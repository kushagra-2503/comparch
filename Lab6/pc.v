==> flow/design.v <==
module pc(count, clk, rst);
	input clk, rst;
	output [31:0]count;
	reg [31:0]count;
	always @(posedge clk)
		if(!rst)
			count = count + 1;
		else
			count = 0;
endmodule
module TBPC;
	reg clk, rst;
	wire [31:0]count;
	pc p(count, clk, rst);
	initial begin
		repeat(1000)
			#5 clk = ~clk;
	end
  initial begin
    $monitor($time, " Reset = %b, Count= %b.", rst, count);
    #0  clk = 1'b0; rst = 1'b1;
    #11  rst = 1'b0;
  end
endmodule
* Tool chain data of pc *
What the tools print for pc, step after step.
Line numbers count from 1 in the design file above.
Library cell names are shortened.
The mark - stands for no value.

inputs
  top = pc
  clock port = clk
  cell library = sky130hd
  library corner = tt_025C_1v80

* Word level *
Source: Yosys, flattened and elaborated, memories not mapped. Widths are those after wreduce; folded enables and synchronous resets count as part of the registers. Registers that Yosys merges into a memory's read port (data or address) are not register bits. Print and check cells do not count. Equal cells are merged and count once.

word-level totals
  flip-flop bits (word level) = 32
  bits of input ports = 2
  output and inout bits = 32
  elaborated cells = 2

operators by class
  add/sub/neg operators = 1

operator list
  cell                                    number
  adder 32 x 1 -> 32 bit with constant B  1

* Logic depth *
Longest topological path by Yosys (ltp), each cell counted once; first at word level (registers and memories cut), then after technology mapping (sequential cells cut; the memories' decode and read muxes count).

depth
  depth in word-level cells = 1
  ABC_AREA = 0
  mapped depth = 6
  mapped depth without buffers = 5

* Mapped cells and area *
Source: synth_stat.txt of the flow (Yosys; design flattened, memories mapped). It holds for the ABC_AREA given above (unset counts as 0); a run with the other value may have another netlist.

synthesis totals
  mapped area = 1475.2 um^2
  standard cells after synthesis = 168
  area of sequential cells = 640.6 um^2
  mapped flip-flops = 32
  buffer cells = 9

cells by type
  type     number  area in all (um^2)
  dfxtp_1  32      640.614
  or4_1    12      90.086
  a21oi_1  17      85.082
  o31ai_1  11      82.579
  nor2_1   14      52.55
  xnor2_1  5       43.792
  nand2_1  11      41.29
  nand3_1  8       40.038
  or3_1    6       37.536
  xor2_1   4       35.034
  mux2_2   3       33.782
  nand4_1  5       31.28
  nor2b_1  5       31.28
  o21ai_0  6       30.029
  buf_6    2       22.522
  inv_1    5       18.768
  nor4_1   3       18.768
  and4_1   2       17.517

Other cell types: 11; their cells: 17.

* Path before layout *
Source: OpenSTA report_checks on the synthesized netlist (no wires, ideal clock, input and output delay 20% of the period each), path of least setup slack; recovery checks are left aside. Register names are those of the netlist, which keeps one name where synthesis merged equal registers.

timing path after synthesis
  kind = flip-flop to flip-flop
  start = register count[0]
  end = register count[22]
  clock period = 3.52 ns
  path buffers = 1
  path delay = 2.051 ns
  launch time at the first pin = 0.000 ns
  stages = 7
  arrival time = 1.981 ns
  setup slack = 1.469 ns
  synthesis period reached = 2.051 ns

"path delay" = arrival - input delay + setup time.
"stages" counts driving pins, that of a launching flip-flop among them; a cell with two outputs on the path counts twice.
"synthesis period reached" is the clock period less the worst setup slack; recovery checks do not enter. This is arithmetic on one report: input and output delays are still those of the set period (20% each).
The rows between start and end are the longest chain of elaborated cells between them; the timing report does not say that the signal goes this way. Where chains are equally long, one stands for them.
Each line given opens the expression or statement behind the cell; cells for indexed reads and writes are added by Yosys, which also makes memories of some case tables.

on the way, after synthesis
  cell sequence = dfxtp_1 > ha_1 > and4_4 > or4b_1 > buf_2 > or4_1 > a21oi_1
  length of the longest elaborated chain = 1
  elaborated cells on any way between the ends = 1
  RTL lines with such cells = 1

RTL lines, path after synthesis
  element                 RTL line  text
  from (decl)             3         output [31:0]count;
  from (assign)           7         count = count + 1;
  from (assign)           9         count = 0;
  adder 32 x 1 -> 32 bit  7
  to (assign)             7
  to (assign)             9
  to (decl)               3

* Timing after layout *
Path of least setup slack in the final report of flow run 1 (OpenROAD, finished layout, wires in). Where an end is a register, its clock arrival counts in the times.

timing path after layout
  kind = flip-flop to flip-flop
  start = register count[0]
  end = register count[30]
  setup slack = 0.15 ns
  stages = 6
  launch time at the first pin = 0.33 ns
  path buffers = 0
  arrival time = 2.44 ns
  clock period = 2.37 ns

The rows between start and end are the longest chain of elaborated cells between them; the timing report does not say that the signal goes this way. Where chains are equally long, one stands for them.

on the way, after layout
  cell sequence = dfxtp_1 > ha_1 > and4_4 > or3b_1 > nor4_2 > mux2_1
  length of the longest elaborated chain = 1
  elaborated cells on any way between the ends = 1
  RTL lines with such cells = 1

RTL lines, path after layout
  element                 RTL line  text
  from (decl)             3         output [31:0]count;
  from (assign)           7         count = count + 1;
  from (assign)           9         count = 0;
  adder 32 x 1 -> 32 bit  7
  to (assign)             7
  to (assign)             9
  to (decl)               3

Wiki page: pc / flow data

2 stored runs of pc in the flow (synthesis by Yosys, layout by OpenROAD, sky130hd cells), in arbitrary order. Constraints: input delay and output delay 20% of the set period each, output load 0.01 pF.
"achieved clock period": clock period set for the run, less the worst setup slack. It is reckoned from that one timing run; input and output delays stay at 20% of the period that was set.
"power" is the tool's figure for a default switching activity; nothing was simulated.

Flow run 1
==> flow/run.sh <==
#!/bin/bash
# the make line also repeats the synthesis and layout settings of config.mk as NAME=value (left out here)
make -C /OpenROAD-flow-scripts/flow DESIGN_CONFIG=/design/flow/config.mk WORK_HOME=/design/flow/orfs CLKGATE_MAP_FILE= finish
==> flow/config.mk <==
export PLATFORM = sky130hd
export DESIGN_NAME = pc
export DESIGN_NICKNAME = pc
export VERILOG_FILES = /design/flow/design.v
export SDC_FILE = /design/flow/constraint.sdc
export NUM_CORES = 4
export LEC_CHECK = 0
export CAP_MARGIN = 5
export CELL_PAD_IN_SITES_DETAIL_PLACEMENT = 0
export CORE_ASPECT_RATIO = 0.81
export CORE_MARGIN = 2
export CORE_UTILIZATION = 69
export GPL_TIMING_DRIVEN = 1
export MAX_ROUTING_LAYER = met5
export PLACE_DENSITY_LB_ADDON = 0.0
export SLEW_MARGIN = 20
==> flow/constraint.sdc <==
create_clock -name core_clock -period 2.37 [get_ports {clk}]
set_input_delay 0.4740 -clock core_clock [delete_from_list [all_inputs] [get_ports {clk}]]
set_output_delay 0.4740 -clock core_clock [all_outputs]
set_load 0.01 [all_outputs]

==> results of flow run 1 <==
chip area after synthesis (Yosys): 1475.2 um^2
die area: 2525.9 um^2
utilization: 0.907
worst setup slack after layout: 0.152 ns
total negative slack: 0.000 ns
power: 991.6 uW
achieved clock period: 2.218 ns

Flow run 2
==> flow/run.sh <==
#!/bin/bash
# the make line also repeats the synthesis and layout settings of config.mk as NAME=value (left out here)
make -C /OpenROAD-flow-scripts/flow DESIGN_CONFIG=/design/flow/config.mk WORK_HOME=/design/flow/orfs CLKGATE_MAP_FILE= finish
==> flow/config.mk <==
export PLATFORM = sky130hd
export DESIGN_NAME = pc
export DESIGN_NICKNAME = pc
export VERILOG_FILES = /design/flow/design.v
export SDC_FILE = /design/flow/constraint.sdc
export NUM_CORES = 4
export LEC_CHECK = 0
export CAP_MARGIN = 20
export CORE_MARGIN = 2
export CORE_UTILIZATION = 40
export SLEW_MARGIN = 20
==> flow/constraint.sdc <==
create_clock -name core_clock -period 1.69 [get_ports {clk}]
set_input_delay 0.3380 -clock core_clock [delete_from_list [all_inputs] [get_ports {clk}]]
set_output_delay 0.3380 -clock core_clock [all_outputs]
set_load 0.01 [all_outputs]

==> results of flow run 2 <==
chip area after synthesis (Yosys): 1475.2 um^2
die area: 4190.0 um^2
utilization: 0.687
worst setup slack after layout: -0.192 ns
total negative slack: -2.623 ns
power: 1445 uW
achieved clock period: 1.882 ns
